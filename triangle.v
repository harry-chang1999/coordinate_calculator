==> flow/design.v <==
`timescale 100ps/10ps
module triangle(clk, reset, nt, xi, yi, busy, po, xo, yo);
input        clk, reset, nt;
input  [2:0] xi, yi;
output       busy, po;
output [2:0] xo, yo;
reg busy, po;
reg [4:0] state, next_state;  
reg [6:0] x_cor[0:2];         
reg [6:0] y_cor[0:2];         
reg [1:0] s0_count;           
reg s1_count;                 
reg s2_count;                 
reg s7_count;                 
reg [4:0] horiz;              
reg [3:0] out_count;          
reg signed [8:0] a[0:1];      
reg signed [8:0] b[0:1];      
reg signed [8:0] c[0:1];      
reg [3:0] ep, save_ep;        
reg signed [7:0] value;       
reg [1:0] o_idx;              
reg [2:0] xo, yo;             
reg loc;                      
reg [3:0] start;              
parameter s0=5'd0,s1=5'd1,s2=5'd2,s3=5'd3,s4=5'd4,s5=5'd5,s6=5'd6,s7=5'd7;
integer i,j;
always @(posedge clk or posedge reset)begin
    if(reset) state<=s0;
    else state<=next_state;
end
always @(*)begin
    case(state)
        s0:next_state=(s0_count==2'd3)?s1:s0;
        s1:next_state=(s1_count==1'b1)?s2:s1;
        s2:next_state=(out_count==y_cor[0]||out_count==y_cor[1]||out_count==y_cor[2])?s5:((s2_count==1'b1)?((value==8'd0)?s5:((value[7]==1'b0)?s3:s4)):s2);
        s3:next_state=(o_idx==2'd2)?s5:s2;
        s4:next_state=(o_idx==2'd1)?s5:s2;
        s5:next_state=(out_count==y_cor[0]||out_count==y_cor[2])?s6:((loc==1'b0)?((out_count==y_cor[1])?((start==x_cor[1])?s6:s5):((start==ep)?s6:s5)):((start==x_cor[0])?s6:s5));
        s6:next_state=(out_count==y_cor[2])?s7:s2;
        s7:next_state=(s7_count==1'b1)?s0:s7;
        default:next_state=s0;
    endcase
end
always @(posedge clk or posedge reset)begin
    if(reset) busy<=1'b0;
    else begin
        if(state==s7) busy<=1'b0;
        else if(nt==1'b0) busy<=1'b1;
        else busy<=1'b0;
    end
end
always @(posedge clk or posedge reset)begin
    if(reset) s0_count<=2'd0;
    else begin
        if(state==s7) s0_count<=2'd0;
        else s0_count<=s0_count+2'd1;
    end
end
always @(posedge clk or posedge reset)begin
    if(reset)begin
        s1_count<=1'b0;
    end
    else begin
        if(state==s1) s1_count<=1'b1;
        else s1_count<=1'b0;
    end
end
always @(posedge clk or posedge reset)begin
    if(reset)begin
        s2_count<=1'b0;
    end
    else begin
        if(state==s2) s2_count<=1'b1;
        else s2_count<=1'b0;
    end
end
always @(posedge clk or posedge reset)begin
    if(reset)begin
        s7_count<=1'b0;
    end
    else begin
        if(state==s7) s7_count<=1'b1;
        else s7_count<=1'b0;
    end
end
always @(posedge clk or posedge reset)begin
    if(reset)begin
        loc<=1'b0;
    end
    else begin
        if(state==s1)begin
            if(x_cor[1]>x_cor[0]) loc<=1'b0;
            else loc<=1'b1;
        end
    end
end
always @(posedge clk or posedge reset)begin
    if(reset)begin
        for(i=0;i<2;i=i+1)begin
            a[i]<=9'd0;
        end
    end
    else begin
        case(state)
            s1:begin
                if(loc==1'b0)begin
                    a[0]<=($signed(y_cor[1])-$signed(y_cor[0]));
                    a[1]<=($signed(y_cor[2])-$signed(y_cor[1]));
                end
                else begin
                    a[0]<=($signed(y_cor[1])-$signed(y_cor[0]));
                    a[1]<=(~($signed(y_cor[2])-$signed(y_cor[1])))+9'd1;
                end
            end
        endcase
    end
end
always @(posedge clk or posedge reset)begin
    if(reset)begin
        for(i=0;i<2;i=i+1)begin
            b[i]<=9'd0;
        end
    end
    else begin
        case(state)
            s1:begin
                if(loc==1'b0)begin
                    b[0]<=(~($signed(x_cor[1])-$signed(x_cor[0])))+9'd1;
                    b[1]<=(~($signed(x_cor[2])-$signed(x_cor[1])))+9'd1;
                end
                else begin
                    b[0]<=(~($signed(x_cor[1])-$signed(x_cor[0])))+9'd1;
                    b[1]<=($signed(x_cor[2])-$signed(x_cor[1]));
                end
            end
        endcase
    end
end
always @(posedge clk or posedge reset)begin
    if(reset)begin
        for(i=0;i<2;i=i+1)begin
            c[i]<=9'd0;
        end
    end
    else begin
        case(state)
            s1:begin
                if(loc==1'b0)begin
                    c[0]<=($signed(y_cor[0]*x_cor[1])-$signed(y_cor[1]*x_cor[0]));
                    c[1]<=($signed(y_cor[1]*x_cor[2])-$signed(y_cor[2]*x_cor[1]));
                end
                else begin
                    c[0]<=($signed(y_cor[0]*x_cor[1])-$signed(y_cor[1]*x_cor[0]));
                    c[1]<=(~($signed(y_cor[1]*x_cor[2])-$signed(y_cor[2]*x_cor[1])))+9'd1;
                end
            end
        endcase
    end
end
always @(posedge clk or posedge reset)begin
    if(reset)begin
        for(i=0;i<3;i=i+1)begin
            x_cor[i]<=7'd0;
        end
    end
    else begin
        case(state)
            s0:begin
                x_cor[s0_count]<=xi;
            end
        endcase
    end
end
always @(posedge clk or posedge reset)begin
    if(reset)begin
        for(i=0;i<3;i=i+1)begin
            y_cor[i]<=7'd0;
        end
    end
    else begin
        case(state)
            s0:begin
                y_cor[s0_count]<=yi;
            end
        endcase
    end
end
always @(posedge clk or posedge reset)begin
    if(reset) begin
        horiz<=5'd0;
    end
    else begin
        case(state)
            s1:begin
                horiz<=(x_cor[1]-x_cor[0]);
            end
        endcase
    end
end
always @(posedge clk or posedge reset)begin
    if(reset)begin
        out_count<=4'd0;
    end
    else begin
        case(state)
            s1:out_count<=y_cor[0];
            s6:out_count<=out_count+4'd1;
        endcase
    end
end
always @(posedge clk or posedge reset)begin
    if(reset)begin
        ep<=4'd0;
    end
    else begin
        if(loc==1'b0)begin
            if(state==s6) ep<=save_ep;
            else if(state==s3)begin
                if(out_count<y_cor[1])begin
                    if(o_idx==2'd2) ep<=ep;
                    else ep<=ep+4'd1;
                end
                else ep<=ep-4'd1;
            end
            else if(state==s4)begin
                if(out_count<y_cor[1]) ep<=ep-4'd1;
                else begin
                    if(o_idx==2'd1) ep<=ep;
                    else ep<=ep+4'd1;
                end
            end
            else ep<=ep;
        end
        else begin
            if(state==s6) ep<=save_ep;
            else if(state==s3)begin
                if(out_count<y_cor[1])begin
                    if(o_idx==2'd2) ep<=ep;
                    else ep<=ep-4'd1;
                end
                else ep<=ep+4'd1;
            end
            else if(state==s4)begin
                if(out_count<y_cor[1]) ep<=ep+4'd1;
                else begin
                    if(o_idx==2'd1) ep<=ep;
                    else ep<=ep-4'd1;
                end
            end
            else ep<=ep;
        end
    end
end
always @(posedge clk or posedge reset)begin
    if(reset)begin
        o_idx<=2'd0;
    end
    else begin
        if(state==s3) o_idx<=2'd1;
        else if(state==s4) o_idx<=2'd2;
        else if(state==s5) o_idx<=2'd0;
    end
end
always @(posedge clk or posedge reset)begin
    if(reset)begin
        save_ep<=4'd0;
    end
    else begin
        if(state==s1) save_ep<=(x_cor[0]+x_cor[1])>>1;
    end
end
always @(posedge clk or posedge reset)begin
    if(reset)begin
        value<=8'd0;
    end
    else begin
        if(state==s2) begin
            if(out_count==y_cor[0]||out_count==y_cor[1]||out_count==y_cor[2]) value<=8'd0;
            else if(out_count<y_cor[1]) begin
                value<=(a[0]*$signed(ep))+(b[0]*$signed(out_count))+c[0];
            end
            else begin
                value<=(a[1]*$signed(ep))+(b[1]*$signed(out_count))+c[1];
            end
        end
    end
end
always @(posedge clk)begin
    if(state==s5) po<=1'b1;
    else po<=1'b0;
end
always @(posedge clk)begin
    if(state==s5) start<=start+4'd1;
    else begin
        if(loc==1'b0) start<=x_cor[0];
        else begin
            if(out_count==y_cor[1]) start<=x_cor[1];
            else start<=ep;
        end
    end
end
always @(posedge clk or posedge reset)begin
    if(reset)begin
        xo<=3'd0;
    end
    else begin
        if(state==s5)begin
            if(out_count==y_cor[0]) xo<=x_cor[0];
            else if(out_count==y_cor[2]) xo<=x_cor[2];
            else xo<=start;
        end
    end
end
always @(posedge clk or posedge reset)begin
    if(reset)begin
        yo<=3'd0;
    end
    else begin
        if(state==s5)begin
            if(out_count==y_cor[0]) yo<=y_cor[0];
            else if(out_count==y_cor[2]) yo<=y_cor[2];
            else yo<=out_count;
        end
    end
end
endmodule
Reports on triangle
Tool output for the design above, in the order of the flow.
Lines are those of the file above, counted from 1.
Operators: Yosys type, input widths -> output width; for muxes data width and select width s.
Cell names lack the library's common part.
Not given: --
- top: triangle
- clock input: clk
- library: sky130hd
- timing corner: tt_025C_1v80

After elaboration
Source: Yosys, flattened and elaborated. Widths are those after wreduce. Registers that Yosys merges into a memory's read port (data or address) are not register bits. Print and check cells do not count.
- output and inout bits at 8
- noted input bits: 9
- elaborated cells at 154
- register bits after elaboration: 112
- noted eq/ne operators: 20
- multiply operators at 8
- $lt $le $gt $ge at 2
- bitwise logic cells at 4
- reductions and logical operators at 13
- multiplexer cells at 56
- add/subtract/negate cells at 23
- operators by type and width (cell ; count):
    $mul 9x4->8 ; 4
    $mul 3x3->6 ; 4
    $mux 4 ; 18
    $mux 3 ; 12
    $add 9x1->9 const B ; 3
    $not 9->9 ; 3
    $sub 3x3->4 ; 6
    $add 8x8->8 ; 3
    $pmux 3 s8 ; 1
    $mux 8 ; 3
    $mux 2 ; 11
    $sub 6x6->7 ; 3
    $eq 4x3->1 ; 5
    $mux 9 ; 2
    $eq 3x3->1 const B ; 4
    $add 4x1->4 const B ; 3
    $add 8x1->8 const B ; 1
    $add 8x7->8 ; 1
    $not 8->8 ; 1
    $logic_not 8->1 ; 1
    $pmux 4 s2 ; 1
    $mux 1 ; 8
    $eq 2x2->1 const B ; 3
    $reduce_and 2->1 ; 3
    $eq 3x2->1 const B ; 2
    $reduce_bool 3->1 ; 2
    $logic_not 5->1 ; 1
    $eq 2x1->1 const B ; 2
Not listed: further kinds 13, cells in them 15.

Logic depth
Longest topological path by Yosys (ltp), each cell counted once; first at word level (registers and memories cut), then after technology mapping (sequential cells cut; the memories' decode and read muxes count).
- noted depth in word-level cells: 7
- ABC_AREA: 0
- gate-level depth with buffers at 19
- gate-level depth less buffers at 17

Synthesis result
Yosys stat after the flow's synthesis: flattened, memories mapped to cells. It holds for the ABC_AREA given above (unset counts as 0); a run with the other value may have another netlist.
The area totals of this step are shown rounded.
- cell types (type ; count ; area in all (sq um)):
    dfrtp_1 ; 99 ; 2.48E+03
    fa_1 ; 90 ; 1.8E+03
    ha_1 ; 109 ; 1.36E+03
    inv_1 ; 139 ; 521.75
    xnor2_1 ; 53 ; 464.195
    mux2_2 ; 34 ; 382.867
    nand2_1 ; 86 ; 322.81
    a21oi_1 ; 57 ; 285.274
    nor2_1 ; 76 ; 285.274
    and2_1 ; 44 ; 275.264
    xor2_1 ; 25 ; 218.96
    mux2i_1 ; 20 ; 200.192
    a21o_1 ; 19 ; 142.637
    o21ai_0 ; 26 ; 130.125
    dfxtp_1 ; 5 ; 100.096
    nand2b_1 ; 16 ; 100.096
    clkbuf_1 ; 19 ; 71.318
    o22ai_1 ; 9 ; 56.304
Not listed: further types 33, cells in them 79.
- noted flip-flops: 105
- cell area after synthesis: 9800 sq um
- area of sequential cells: 2600 sq um
- noted buffer cells: 28
- standard cells after synthesis at 1005

Path before layout
Path of least setup slack by OpenSTA after synthesis, without wires, with an ideal clock, recovery checks aside; 20% of the period is set as input and as output delay. Where synthesis merged equal registers, the netlist keeps one of their names.
- path type: register -> register
- start point: register ep[3]
- end point: register value[7]
- noted driving pins on the path: 17
- setup slack: -373 ps
- setup time at 136 ps
- clock period: 4450 ps
- data arrival time at 4688 ps
- noted required time: 4314 ps
- launch time at the first pin at 0 ps
- noted delay of the path: 4824 ps
- path buffers at 1
- noted synthesis period reached: 4823 ps
"delay of the path" = arrival - input delay + setup time.
"driving pins on the path": output pins that drive a net of the path, with the launching flip-flop's if there is one; two outputs of one cell count as two.
"synthesis period reached" = period - worst setup slack (recovery checks aside). The figure is calculated, with input and output delays left at 20% of the set period.
The rows between start and end are the longest chain of elaborated cells between them; the timing report does not say that the signal goes this way. Where chains are equally long, one stands for them.
Each line given opens the expression or statement behind the cell; cells for indexed reads and writes are added by Yosys, which also makes memories of some case tables.
At most two assigning lines are given for a register; there are more.
- cell sequence: dfrtp_1 clkbuf_1 nand2b_1 fa_1 fa_1 inv_1 fa_1 fa_1 fa_1 ha_1 a21oi_1 nor2_1 o211ai_1 nand2_1 xnor2_1 mux2i_1 o22ai_1
- noted length of the longest elaborated chain: 5
- elaborated cells on any way between the ends at 8
- RTL lines with such cells at 4
- those cells by class: 4 x add/sub; 2 x mul; 2 x mux
- RTL lines, path after synthesis (item ; RTL line ; RTL):
    start: declaration ; 20 ; reg [3:0] ep, save_ep;
    start: assignment ; 218 ; if(state==s6) ep<=save_ep;
    start: assignment ; 221 ; if(o_idx==2'd2) ep<=ep;
    $mul 9x4->8 ; 284 ; value<=(a[1]*$signed(ep))+(b[1]*$signed(out_count))+c[1];
    $add 8x8->8 x2 ; 284 ;
    $mux 8 ; 280 ; else if(out_count<y_cor[1]) begin
    $mux 8 ; 279 ; if(out_count==y_cor[0]||out_count==y_cor[1]||out_count==y_cor[2]) value<=8'd0;
    end: assignment ; 281 ; value<=(a[0]*$signed(ep))+(b[0]*$signed(out_count))+c[0];
    end: assignment ; 284 ;
    end: declaration ; 21 ; reg signed [7:0] value;

Worst path after layout
From the final timing report of flow run A: the path of least setup slack in the routed layout; clock arrival at registers is part of the times.
The report prints the path's times to 10 ps; the period is as set.
- path type: register -> register
- start point: register ep[0]
- end point: register value[7]
- data arrival time at 5340 ps
- noted required time: 9830 ps
- launch time at the first pin at 380 ps
- path buffers at 0
- setup time at 130 ps
- noted driving pins on the path: 17
- clock period: 9590 ps
- setup slack: 4490 ps
The rows between start and end are the longest chain of elaborated cells between them; the timing report does not say that the signal goes this way. Where chains are equally long, one stands for them.
At most two assigning lines are given for a register; there are more.
- cell sequence: dfrtp_1 and2_1 inv_1 fa_1 inv_1 fa_1 fa_1 fa_1 fa_1 ha_1 a21oi_1 nor2_1 o211ai_1 nand2_1 xnor2_1 mux2i_1 o22ai_1
- noted length of the longest elaborated chain: 5
- elaborated cells on any way between the ends at 8
- RTL lines with such cells at 4
- those cells by class: 4 x add/sub; 2 x mul; 2 x mux
- RTL lines, path after layout (item ; RTL line ; RTL):
    start: declaration ; 20 ; reg [3:0] ep, save_ep;
    start: assignment ; 218 ; if(state==s6) ep<=save_ep;
    start: assignment ; 221 ; if(o_idx==2'd2) ep<=ep;
    $mul 9x4->8 ; 284 ; value<=(a[1]*$signed(ep))+(b[1]*$signed(out_count))+c[1];
    $add 8x8->8 x2 ; 284 ;
    $mux 8 ; 280 ; else if(out_count<y_cor[1]) begin
    $mux 8 ; 279 ; if(out_count==y_cor[0]||out_count==y_cor[1]||out_count==y_cor[2]) value<=8'd0;
    end: assignment ; 281 ; value<=(a[0]*$signed(ep))+(b[0]*$signed(out_count))+c[0];
    end: assignment ; 284 ;
    end: declaration ; 21 ; reg signed [7:0] value;

Top module triangle; platform sky130hd; tools Yosys and OpenROAD; 2 stored runs in no particular order. Input and output delays are each 20% of the period that was set; the output load is 0.01 pF.
"achieved clock period": clock period set for the run, less the worst setup slack. It is reckoned from that one timing run; input and output delays stay at 20% of the period that was set.
By "critical setup path time" is meant the share of the clock period that the worst setup path is allowed (20% is reserved at inputs, 20% at outputs), minus its slack. Clock arrival times at its registers enter into it.
"power consumption" rests on the timing tool's default activity at the inputs, not on a simulated workload.
"critical setup path time" is known to 10 ps.
The measured numbers are rounded.

Flow run A

==> flow/run.sh <==
#!/bin/bash
# the make line also repeats the synthesis and layout settings of config.mk as NAME=value (left out here)
make -C /OpenROAD-flow-scripts/flow DESIGN_CONFIG=/design/flow/config.mk WORK_HOME=/design/flow/orfs CLKGATE_MAP_FILE= finish
==> flow/config.mk <==
export PLATFORM = sky130hd
export DESIGN_NAME = triangle
export DESIGN_NICKNAME = triangle
export VERILOG_FILES = /design/flow/design.v
export SDC_FILE = /design/flow/constraint.sdc
export NUM_CORES = 4
export LEC_CHECK = 0
export CAP_MARGIN = 20
export CELL_PAD_IN_SITES_DETAIL_PLACEMENT = 2
export CELL_PAD_IN_SITES_GLOBAL_PLACEMENT = 3
export CORE_MARGIN = 3
export CORE_UTILIZATION = 19
export GPL_ROUTABILITY_DRIVEN = 0
export GPL_TIMING_DRIVEN = 1
export PLACE_DENSITY_LB_ADDON = 0.25
export SETUP_SLACK_MARGIN = 1.32
export SLEW_MARGIN = 30
export TNS_END_PERCENT = 20
==> flow/constraint.sdc <==
create_clock -name core_clock -period 9.59 [get_ports {clk}]
set_input_delay 1.9180 -clock core_clock [delete_from_list [all_inputs] [get_ports {clk}]]
set_output_delay 1.9180 -clock core_clock [all_outputs]
set_load 0.01 [all_outputs]

Measured in flow run A:
- total negative slack: 0 ps
- power consumption: 0.00111 W
- mapped cell area after synthesis: 9800 sq um
- worst setup slack after layout at 4490 ps
- die size at 54300 sq um
- noted the achieved clock period: 5100 ps
- noted the critical setup path time: 5100 ps
- worst path kind: register -> register
- standard-cell area after layout: 11100 sq um
- noted the utilization in the final report: 0.219
- worst hold slack in the final report: 460 ps

Flow run B

==> flow/run.sh <==
#!/bin/bash
# the make line also repeats the synthesis and layout settings of config.mk as NAME=value (left out here)
make -C /OpenROAD-flow-scripts/flow DESIGN_CONFIG=/design/flow/config.mk WORK_HOME=/design/flow/orfs CLKGATE_MAP_FILE= finish
==> flow/config.mk <==
export PLATFORM = sky130hd
export DESIGN_NAME = triangle
export DESIGN_NICKNAME = triangle
export VERILOG_FILES = /design/flow/design.v
export SDC_FILE = /design/flow/constraint.sdc
export NUM_CORES = 4
export LEC_CHECK = 0
export CAP_MARGIN = 20
export CORE_MARGIN = 2
export CORE_UTILIZATION = 40
export SETUP_SLACK_MARGIN = 1.4
export SLEW_MARGIN = 20
==> flow/constraint.sdc <==
create_clock -name core_clock -period 5.7 [get_ports {clk}]
set_input_delay 1.1400 -clock core_clock [delete_from_list [all_inputs] [get_ports {clk}]]
set_output_delay 1.1400 -clock core_clock [all_outputs]
set_load 0.01 [all_outputs]

Measured in flow run B:
- total negative slack: 0 ps
- power consumption: 0.0018 W
- mapped cell area after synthesis: 9800 sq um
- worst setup slack after layout at 1270 ps
- die size at 25800 sq um
- noted the achieved clock period: 4430 ps
- noted the critical setup path time: 4430 ps
- worst path kind: register -> register
- standard-cell area after layout: 11100 sq um
- noted the utilization in the final report: 0.461
- worst hold slack in the final report: 477 ps
